==> flow/design.v <==
module regfile #(
  parameter int NREG = 16
) (
  input  logic        clk,
  input  logic        rst_n,
  input  logic        wr_en,
  input  logic [3:0]  wr_idx,
  input  logic [31:0] wr_data,
  input  logic [3:0]  wr_strb,
  input  logic [3:0]  rd_idx,
  output logic [31:0] rd_data
);
  logic [31:0] regs [NREG];
  always_comb begin
    rd_data = regs[rd_idx];
  end
  always_ff @(posedge clk or negedge rst_n) begin
    if (!rst_n) begin
      for (int i = 0; i < NREG; i++) regs[i] <= '0;
    end else if (wr_en) begin
      logic [31:0] cur;
      cur = regs[wr_idx];
      if (wr_strb[0]) cur[7:0]   = wr_data[7:0];
      if (wr_strb[1]) cur[15:8]  = wr_data[15:8];
      if (wr_strb[2]) cur[23:16] = wr_data[23:16];
      if (wr_strb[3]) cur[31:24] = wr_data[31:24];
      regs[wr_idx] <= cur;
    end
  end
endmodule
Tool chain data of regfile
What the tools print for regfile, step after step.
Lines are those of the file above, counted from 1.
Operators: Yosys type, input widths -> output width; for muxes data width and select width s.
Not given: -
- top: regfile
- clock port: clk
- cell library: sky130hd
- library corner: tt_025C_1v80

Word-level counts
Yosys after proc, flatten, opt, wreduce and memory -nomap, before mapping. Print and check cells are not counted. Equal cells are merged and count once.
- noted equal/unequal tests: 30
- muxes and demuxes: 6
- reduce/logical cells at 18
- operator list (operator ; count):
    $pmux 32 s16 ; 2
    $eq 4x4->1 const B ; 16
    $reduce_and 2->1 ; 16
    $eq 4x3->1 const B ; 8
    $mux 8 ; 4
    $eq 4x2->1 const B ; 4
    $eq 4x1->1 const B ; 2
    $logic_not 4->1 ; 2
- register bits after elaboration at 512
- output and inout port bits: 32
- cells after elaboration: 70

Logic depth
Yosys ltp: most cells in a row. Word level: on the elaborated netlist, between registers, memories and ports. Mapped: between sequential cells and ports; inverters and the memories' decode and read muxes count.
- noted word-level depth: 3
- ABC_AREA at 0
- noted mapped depth: 10
- gate-level depth less buffers: 5

Mapped cells and area
Source: synth_stat.txt of the flow (Yosys; design flattened, memories mapped). It holds for the ABC_AREA given above (unset counts as 0); a run with the other value may have another netlist.
Totals and module areas in this step are rounded.
- noted mapped area: 28500 µm²
- noted cells in the netlist: 2544
- buffers at 258
- noted flip-flop cells: 512
- sequential area at 12800 µm²
- cells by type (cell ; count):
    sky130_fd_sc_hd__dfrtp_1 ; 512
    sky130_fd_sc_hd__mux2_2 ; 441
    sky130_fd_sc_hd__a22oi_1 ; 177
    sky130_fd_sc_hd__mux2i_1 ; 100
    sky130_fd_sc_hd__a22o_1 ; 71
    sky130_fd_sc_hd__a31oi_1 ; 92
    sky130_fd_sc_hd__nor2_1 ; 146
    sky130_fd_sc_hd__o22a_1 ; 62
    sky130_fd_sc_hd__buf_2 ; 94
    sky130_fd_sc_hd__o21ai_0 ; 79
    sky130_fd_sc_hd__nand2_1 ; 102
    sky130_fd_sc_hd__clkbuf_1 ; 98
    sky130_fd_sc_hd__a221oi_1 ; 41
    sky130_fd_sc_hd__nor2b_1 ; 50
    sky130_fd_sc_hd__buf_6 ; 26
    sky130_fd_sc_hd__o22ai_1 ; 43
    sky130_fd_sc_hd__a31oi_2 ; 20
    sky130_fd_sc_hd__nand2b_1 ; 37
Not listed: further types 59, cells in them 353.

Worst setup path after synthesis
OpenSTA on the mapped netlist: ideal clock, no wires. The path of least setup slack (recovery checks aside). Input and output delay are each 20% of the period. Register names are those of the netlist, which keeps one name where synthesis merged equal registers.
- path type: input to output
- start: input port rd_idx[0]
- end: output port rd_data[6]
- noted path delay: 1.724 ns
- required time: 4.056 ns
- noted buffers on the path: 3
- period at 5.07 ns
- stages on the path: 7
- noted input delay: 1.014 ns
- arrival at 2.738 ns
- output delay at 1.014 ns
- setup slack: 1.318 ns
- noted synthesis period reached: 3.752 ns
"path delay" = arrival - input delay + setup time.
A path that ends at an output port has no setup time.
"stages on the path": output pins that drive a net of the path, with the launching flip-flop's if there is one; two outputs of one cell count as two.
"synthesis period reached" is the clock period less the worst setup slack; recovery checks do not enter. This is arithmetic on one report: input and output delays are still those of the set period (20% each).
The rows between start and end are the longest chain of elaborated cells between them; the timing report does not say that the signal goes this way. Where chains are equally long, one stands for them.
A line is the first line of the expression or statement that the cell stems from. Yosys adds cells for indexed reads and writes and turns some case tables into memories.
- cell sequence: sky130_fd_sc_hd__buf_2 > sky130_fd_sc_hd__buf_2 > sky130_fd_sc_hd__buf_1 > sky130_fd_sc_hd__mux2_2 > sky130_fd_sc_hd__a222oi_1 > sky130_fd_sc_hd__o221ai_1 > sky130_fd_sc_hd__o32a_1
- cells in the longest elaborated chain at 2
- elaborated cells between the ends (all ways) at 17
- those cells by class: 15 x eq/ne; 1 x mux; 1 x reduce/logical
- ends and longest elaborated chain, after synthesis (element ; RTL line ; source):
    start: declaration ; 10 ; input  logic [3:0]  rd_idx,
    $eq 4x4->1 ; 15 ; rd_data = regs[rd_idx];
    $pmux 32 s16 ; 15 ;
    end: declaration ; 11 ; output logic [31:0] rd_data

Path in the finished layout
From the final timing report of run A: the path of least setup slack in the routed layout; clock arrival at registers is part of the times.
- path type: input to output
- start: input port rd_idx[1]
- end: output port rd_data[6]
- required time: 2.81 ns
- output delay at 0.70 ns
- noted buffers on the path: 4
- period at 3.51 ns
- noted input delay: 0.70 ns
- stages on the path: 9
- arrival at 2.84 ns
- setup slack: -0.04 ns
The rows between start and end are the longest chain of elaborated cells between them; the timing report does not say that the signal goes this way. Where chains are equally long, one stands for them.
- cell sequence: sky130_fd_sc_hd__buf_4 > sky130_fd_sc_hd__buf_12 > sky130_fd_sc_hd__nand2_1 > sky130_fd_sc_hd__nor3_2 > sky130_fd_sc_hd__buf_4 > sky130_fd_sc_hd__a222oi_1 > sky130_fd_sc_hd__o221ai_2 > sky130_fd_sc_hd__o32a_1 > sky130_fd_sc_hd__dlygate4sd2_1
- cells in the longest elaborated chain at 2
- elaborated cells between the ends (all ways) at 17
- those cells by class: 15 x eq/ne; 1 x mux; 1 x reduce/logical
- ends and longest elaborated chain, post-layout (element ; RTL line ; source):
    start: declaration ; 10 ; input  logic [3:0]  rd_idx,
    $eq 4x4->1 ; 15 ; rd_data = regs[rd_idx];
    $pmux 32 s16 ; 15 ;
    end: declaration ; 11 ; output logic [31:0] rd_data

==> results <==
Measured results for regfile: 2 stored runs of the Yosys and OpenROAD flow on sky130hd. The settings differ; the order carries no meaning. The constraints put input and output delay at 20% of the set period each and load the outputs with 0.01 pF.
"power": no workload was simulated; the value follows from the tool's default switching activity.
Results are given in rounded form.

Run A
Settings were period_ns = 3.51; CAP_MARGIN = 20; CORE_MARGIN = 2; CORE_UTILIZATION = 40; SLEW_MARGIN = 20
- noted the overall die area: 73300 µm²
- noted the chip area in the Yosys report: 28500 µm²
- worst setup slack after layout: -0.037 ns
- noted the total negative slack on setup checks: -0.115 ns
- noted the standard-cell area after layout: 35200 µm²
- power at 20.1 mW

Run B
Settings were period_ns = 2.5; CORE_UTILIZATION = 67; SETUP_SLACK_MARGIN = 0.31; CELL_PAD_IN_SITES_DETAIL_PLACEMENT = 1; TNS_END_PERCENT = 65; GPL_TIMING_DRIVEN = 1; CTS_CLUSTER_SIZE = 43; CAP_MARGIN = 10; CORE_MARGIN = 2; SLEW_MARGIN = 20
- incomplete, placement halted on DPL-0033
